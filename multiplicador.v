==> flow/design.v <==
module caminosdatos (input wire [2:0] Mcador, Mcando, input wire clk, start, cargaA, cargaQ, cargaM, suma, desplazaAQ, output wire [1:0] q, output wire [5:0] producto);
    wire [3:0] SalA_to_Sum, SalM_to_Sum, SalQ;
    wire [3:0] EntQ, EntM, EntA;
    wire aux;
    assign EntQ = {Mcador, 1'b0}; 
    assign EntM = {Mcando[2], Mcando};
    registro4 A(EntA, SalA_to_Sum[3], cargaA, desplazaAQ, clk, start, SalA_to_Sum);
    registro4 Q(EntQ, SalA_to_Sum[0], cargaQ, desplazaAQ, clk, 1'b0, SalQ);
    registro4 M(EntM, 1'b0, cargaM, 1'b0, clk, 1'b0, SalM_to_Sum);
    sum_resta4 sumador(EntA, aux, SalA_to_Sum, SalM_to_Sum, suma);
    assign producto = {SalA_to_Sum[2:0], SalQ[3:1]};
    assign q = {SalQ[1], SalQ[0]};
endmodule
`timescale 1 ns / 10 ps
module registro4 (input wire [3:0] entrada, input wire bit_en_desp, input wire Carga, Desplaza, clk, reset, output wire [3:0] salida);
  wire enable;
  assign enable = Carga | Desplaza;  
  cdaff ff0(Carga, entrada[0], salida[1], clk, reset, enable, salida[0]);
  cdaff ff1(Carga, entrada[1], salida[2], clk, reset, enable, salida[1]);
  cdaff ff2(Carga, entrada[2], salida[3], clk, reset, enable, salida[2]);
  cdaff ff3(Carga, entrada[3], bit_en_desp, clk, reset, enable, salida[3]);  
endmodule
module registro3 (input wire [2:0] entrada, input wire bit_en_desp, input wire Carga, Desplaza, clk, reset, output wire [2:0] salida);
  wire enable;
  assign enable = Carga | Desplaza;  
  cdaff ff0(Carga, entrada[0], salida[1], clk, reset, enable, salida[0]);
  cdaff ff1(Carga, entrada[1], salida[2], clk, reset, enable, salida[1]);
  cdaff ff2(Carga, entrada[2], bit_en_desp, clk, reset, enable, salida[2]);  
endmodule
module cdaff (input wire selc_d, inp_c, inp_d, clk, reset, carga, output wire salida);
  wire inp;
  ffdc ff0(clk, reset, carga, inp, salida);
  mux2_1_i1 mux0(inp, inp_d, inp_c, selc_d);
endmodule
module mux2_1_i1(output wire out, input wire a, b, s);
  wire  s_n, sa, sb;     
  not inv1 (s_n, s);
  and and1 (sa, a, s_n);
  and and2 (sb, b, s);
  or or1 (out, sa, sb);
endmodule
module ffdc #(parameter retardo = 0)(input wire clk, reset, carga, d, output reg q);
  always @(posedge clk, posedge reset)
    if (reset)
      q <= #retardo 1'b0;  
    else
      if (carga)
        q <= #retardo d;  
endmodule
module sum_resta4(output wire[3:0] S, output wire c_out, input wire[3:0] A, input wire[3:0] B, input wire resta);
  assign {c_out, S} = (resta == 1) ? A - B + 0 : A + B + 0;
endmodule
`timescale 1 ns / 10 ps
module multiplicador (input wire [2:0] Mcando, Mcador, input wire clk, start, output wire [5:0] producto, output wire fin);
  wire cargaA, cargaQ, cargaM, suma, desplazaAQ;
  wire [1:0] q;
  caminosdatos camino(Mcador, Mcando, clk, start, cargaA, cargaQ, cargaM, suma, desplazaAQ, q, producto);
  uc unidad(clk, start, q, suma, desplazaAQ, cargaA, cargaQ, cargaM, fin);
endmodule
`timescale 1 ns / 10 ps
module uc (input wire clk, start, input wire [1:0] q, output wire suma, desplazaAQ, cargaA, cargaQ, cargaM, fin);
  reg [2:0] state, nextstate;
  parameter S0 = 3'b000;
  parameter S1 = 3'b001;
  parameter S2 = 3'b010;
  parameter S3 = 3'b011;
  parameter S4 = 3'b100;
  parameter S5 = 3'b101;
  parameter S6 = 3'b110;
  parameter S7 = 3'b111;
  always @(posedge clk, posedge start)
    if (start)
      state <= S0;
    else
      state <= #6 nextstate;
  always @(*)
    case (state)
      S0: nextstate = S1;
      S1:
        if (q == 2'b00 || q == 2'b11)
          nextstate = S3;
        else
          nextstate = S2;
      S2: nextstate = S3;
      S3:
        if (q == 2'b00 || q == 2'b11)
          nextstate = S5;
        else
          nextstate = S4;
      S4: nextstate = S5;
      S5: if (q == 2'b00 || q == 2'b11)
          nextstate = S7;
        else
          nextstate = S6;
      S6: nextstate = S7;
      S7: nextstate = S7;
      default: nextstate = S0;
    endcase
    assign cargaA = ((state == S1 || state == S3 || state == S5) && (q == 2'b01 || q == 2'b10))? 1 : 0;
    assign cargaQ = (state == S0) ? 1 : 0;
    assign cargaM = (state == S0) ? 1 : 0;
    assign suma = (q == 2'b10) ? 1 : 0;
    assign desplazaAQ = ((state == S1 || state == S3 || state == S5) && (q == 2'b00 || q == 2'b11)) || (state == S2 || state == S4 || state == S6);
    assign fin = (state == S7) ? 1 : 0;
endmodule
# [Tool chain data of multiplicador]
# Tool output for the design above, in the order of the flow.
# Line numbers count from 1 in the design file above.
# Library cell names are shortened.
# A cell with - has no value.
[inputs] design="multiplicador" clock="clk" lib="sky130hd" pvt_corner="tt_025C_1v80"

# [Word level]
# Counts by Yosys on the flattened word-level netlist (proc, flatten, opt, wreduce; memories kept). Register bits leave out memories and registers merged into their read ports (data or address); mux counts leave out enables and synchronous resets folded into registers. Print and check cells are left out.
[word_totals] inputBits=8 elab_cells=80 output_inout_bits=7 register_bits=15
[op_classes] addsub=2 mux=9 logic=34 reduce_and_logical=12 eq_ne=10
[ops] operator="case mux 3 bit (select 7 bit)" n=1
[ops] operator="bitwise AND 1 bit" n=20
[ops] operator="OR 1 bit" n=12
[ops] operator="equality test 3 bit with constant B" n=4
[ops] operator="logical OR 1 bit" n=7
[ops] operator="2-to-1 mux 1 bit" n=7
[ops] operator="equality test 3 x 2 -> 1 bit with constant B" n=2
[ops] operator="equality test 2 bit with constant B" n=2
[ops] operator="adder 4 bit" n=1
[ops] operator="subtractor 4 bit" n=1
[ops] operator="2-to-1 mux 4 bit" n=1
[ops] operator="equality test 3 x 1 -> 1 bit with constant B" n=1
[ops] operator="zero test 3 bit" n=1
[ops] operator="logical AND 1 bit" n=2
[ops] operator="inverter 1 bit" n=2
[ops] operator="equality test 2 x 1 -> 1 bit with constant B" n=1
[ops] operator="zero test 2 bit" n=1
[ops] operator="OR reduction 2 bit" n=1

# [Depth]
# Depth = most cells in a row (Yosys ltp): at word level without a register or memory, in the mapped netlist without a sequential cell, where the memories' decode and read muxes count.
[logic_depth] word_depth=8 ABC_AREA=0 mapped_depth=10 mapped_depth_nobuf=10

# [Netlist]
# Yosys stat after the flow's synthesis: flattened, memories mapped to cells. It holds for the ABC_AREA given above (unset counts as 0); a run with the other value may have another netlist.
# Totals and module areas in this step are rounded.
[synth_totals] buf_cells=7 ffs=20 cells=86 yosys_area_um2=999.7
[by_type] type="dfrtp_1" n=11
[by_type] type="edfxtp_1" n=8
[by_type] type="ha_1" n=5
[by_type] type="mux2_2" n=5
[by_type] type="buf_4" n=6
[by_type] type="dfstp_2" n=1
[by_type] type="inv_1" n=7
[by_type] type="xnor2_1" n=3
[by_type] type="nor2b_1" n=4
[by_type] type="o21ai_0" n=5
[by_type] type="a21oi_1" n=4
[by_type] type="fa_1" n=1
[by_type] type="mux2i_1" n=2
[by_type] type="nand2_1" n=5
[by_type] type="a21o_1" n=2
[by_type] type="nand3b_1" n=2
[by_type] type="nor2_1" n=4
[by_type] type="nor3_1" n=2
# Not listed: further types 9, cells in them 9.
# By module: a second synthesis without flattening, with its own total; a netlist apart from the flattened one above.
[unflattened] hier_cells=104 area_unflattened_um2=1252
# Each row is one instance without its submodules.
[by_module] module="ffdc" instances=12 area_um2=43.8 n_cells=3
[by_module] module="uc" instances=1 area_um2=307.8 n_cells=24
[by_module] module="sum_resta4" instances=1 area_um2=209.0 n_cells=27
[by_module] module="mux2_1_i1" instances=12 area_um2=15.0 n_cells=1
[by_module] module="registro4" instances=3 area_um2=6.3 n_cells=1
[by_module] module="caminosdatos" instances=1 area_um2=11.3 n_cells=2
[by_module] module="cdaff" instances=12 area_um2=0.0 n_cells=0
[by_module] module="multiplicador" instances=1 area_um2=0.0 n_cells=0

# [Path before layout]
# OpenSTA on the mapped netlist: ideal clock, no wires. The path of least setup slack (recovery checks aside). Input and output delay are each 20% of the period. Register names are those of the netlist, which keeps one name where synthesis merged equal registers.
[synth_path] path_type="register to register" startpoint="register camino.Q.ff1.ff0.q" endpoint="register camino.A.ff2.ff0.q" stages=7 delay_ns=1.777 setup_time_ns=0.125 t_required_ns=1.635 clock_period_ns=1.76 t_first_pin_ns=0.000 slack_ns=-0.017 n_path_buf=0 arrival_time_ns=1.652 synth_period_reached_ns=1.777
# "delay_ns" = arrival - input delay + setup time.
# "stages": output pins that drive a net of the path, with the launching flip-flop's if there is one; two outputs of one cell count as two.
# "synth_period_reached_ns" is the clock period less the worst setup slack; recovery checks do not enter. This is arithmetic on one report: input and output delays are still those of the set period (20% each).
# The rows between start and end are the longest chain of elaborated cells between them; the timing report does not say that the signal goes this way. Where chains are equally long, one stands for them.
# Each line given opens the expression or statement behind the cell; cells for indexed reads and writes are added by Yosys, which also makes memories of some case tables.
[synth_between] path_cell_list="edfxtp_1 > ha_1 > mux2i_1 > fa_1 > xnor2_1 > a21oi_1 > mux2_2" elab_chain_cells=7 cells_between=17
[synth_rtl] element="from (decl)" line=42 text="module ffdc #(parameter retardo = 0)(input wire clk, reset, carga, d, output reg q);"
[synth_rtl] element="from (assign)" line=45 text="q <= #retardo 1'b0;"
[synth_rtl] element="from (assign)" line=48 text="q <= #retardo d;"
[synth_rtl] element="equality test 2 x 1 -> 1 bit" line=99 text="assign cargaA = ((state == S1 || state == S3 || state == S5) && (q == 2'b01 || q == 2'b10))? 1 : 0;"
[synth_rtl] element="logical OR 1 bit" line=99
[synth_rtl] element="logical AND 1 bit" line=99
[synth_rtl] element="2-to-1 mux 1 bit" line=99
[synth_rtl] element="inverter 1 bit" line=37 text="not inv1 (s_n, s);"
[synth_rtl] element="bitwise AND 1 bit" line=38 text="and and1 (sa, a, s_n);"
[synth_rtl] element="OR 1 bit" line=40 text="or or1 (out, sa, sb);"
[synth_rtl] element="to (assign)" line=45
[synth_rtl] element="to (assign)" line=48
[synth_rtl] element="to (decl)" line=42

# [Path in the finished layout]
# From the final timing report of run 1: the path of least setup slack in the routed layout; clock arrival at registers is part of the times.
[layout_path] path_type="register to output" startpoint="register camino.A.ff1.ff0.q" endpoint="output port (no name shown)" t_first_pin_ns=0.29 arrival_time_ns=1.41 t_required_ns=2.46 stages=3 clock_period_ns=3.08 n_path_buf=2 slack_ns=1.06
[layout_between] path_cell_list="dfrtp_1 > buf_4 > clkdlybuf4s50_1" elab_chain_cells=0 cells_between=0 lines_between=0
[layout_rtl] element="from (decl)" line=42 text="module ffdc #(parameter retardo = 0)(input wire clk, reset, carga, d, output reg q);"
[layout_rtl] element="from (assign)" line=45 text="q <= #retardo 1'b0;"
[layout_rtl] element="from (assign)" line=48 text="q <= #retardo d;"
[layout_rtl] element="to (decl)" line=54

# Flow runs of multiplicador

2 stored runs of multiplicador in the flow (synthesis by Yosys, layout by OpenROAD, sky130hd cells), in arbitrary order. Constraints: input delay and output delay 20% of the set period each, output load 0.01 pF.
The measured numbers are rounded.

[flow] run 1: files
==> flow/run.sh <==
#!/bin/bash
# the make line also repeats the synthesis and layout settings of config.mk as NAME=value (left out here)
make -C /OpenROAD-flow-scripts/flow DESIGN_CONFIG=/design/flow/config.mk WORK_HOME=/design/flow/orfs CLKGATE_MAP_FILE= finish
==> flow/config.mk <==
export PLATFORM = sky130hd
export DESIGN_NAME = multiplicador
export DESIGN_NICKNAME = multiplicador
export VERILOG_FILES = /design/flow/design.v
export SDC_FILE = /design/flow/constraint.sdc
export NUM_CORES = 4
export LEC_CHECK = 0
export ABC_AREA = 0
export CAP_MARGIN = 20
export CELL_PAD_IN_SITES_DETAIL_PLACEMENT = 0
export CORE_MARGIN = 2
export CORE_UTILIZATION = 29
export GPL_TIMING_DRIVEN = 0
export PLACE_DENSITY_LB_ADDON = 0.12
export SLEW_MARGIN = 0
export TNS_END_PERCENT = 85
==> flow/constraint.sdc <==
create_clock -name core_clock -period 3.08 [get_ports {clk}]
set_input_delay 0.6160 -clock core_clock [delete_from_list [all_inputs] [get_ports {clk}]]
set_output_delay 0.6160 -clock core_clock [all_outputs]
set_load 0.01 [all_outputs]

[flow] run 1: metrics
[metrics] final_stdcell_area_um2 = 1224
[metrics] synthArea_um2 = 999.7
[metrics] worst_setup_slack_ns = 1.056
[metrics] post_route_util_pct = 37.0
[metrics] dieArea_um2 = 3933
[metrics] setup_tns_ns = 0.000

[flow] run 2: files
==> flow/run.sh <==
#!/bin/bash
# the make line also repeats the synthesis and layout settings of config.mk as NAME=value (left out here)
make -C /OpenROAD-flow-scripts/flow DESIGN_CONFIG=/design/flow/config.mk WORK_HOME=/design/flow/orfs CLKGATE_MAP_FILE= finish
==> flow/config.mk <==
export PLATFORM = sky130hd
export DESIGN_NAME = multiplicador
export DESIGN_NICKNAME = multiplicador
export VERILOG_FILES = /design/flow/design.v
export SDC_FILE = /design/flow/constraint.sdc
export NUM_CORES = 4
export LEC_CHECK = 0
export ABC_AREA = 0
export CAP_MARGIN = 20
export CORE_MARGIN = 2
export CORE_UTILIZATION = 39
export CTS_CLUSTER_DIAMETER = 213
export MIN_ROUTING_LAYER = met2
export PLACE_DENSITY_LB_ADDON = 0.21
export SLEW_MARGIN = 20
export TNS_END_PERCENT = 90
==> flow/constraint.sdc <==
create_clock -name core_clock -period 2.15 [get_ports {clk}]
set_input_delay 0.4300 -clock core_clock [delete_from_list [all_inputs] [get_ports {clk}]]
set_output_delay 0.4300 -clock core_clock [all_outputs]
set_load 0.01 [all_outputs]

[flow] run 2: metrics
[metrics] final_stdcell_area_um2 = 1172
[metrics] synthArea_um2 = 999.7
[metrics] worst_setup_slack_ns = 0.193
[metrics] post_route_util_pct = 47.8
[metrics] dieArea_um2 = 2984
[metrics] setup_tns_ns = 0.000
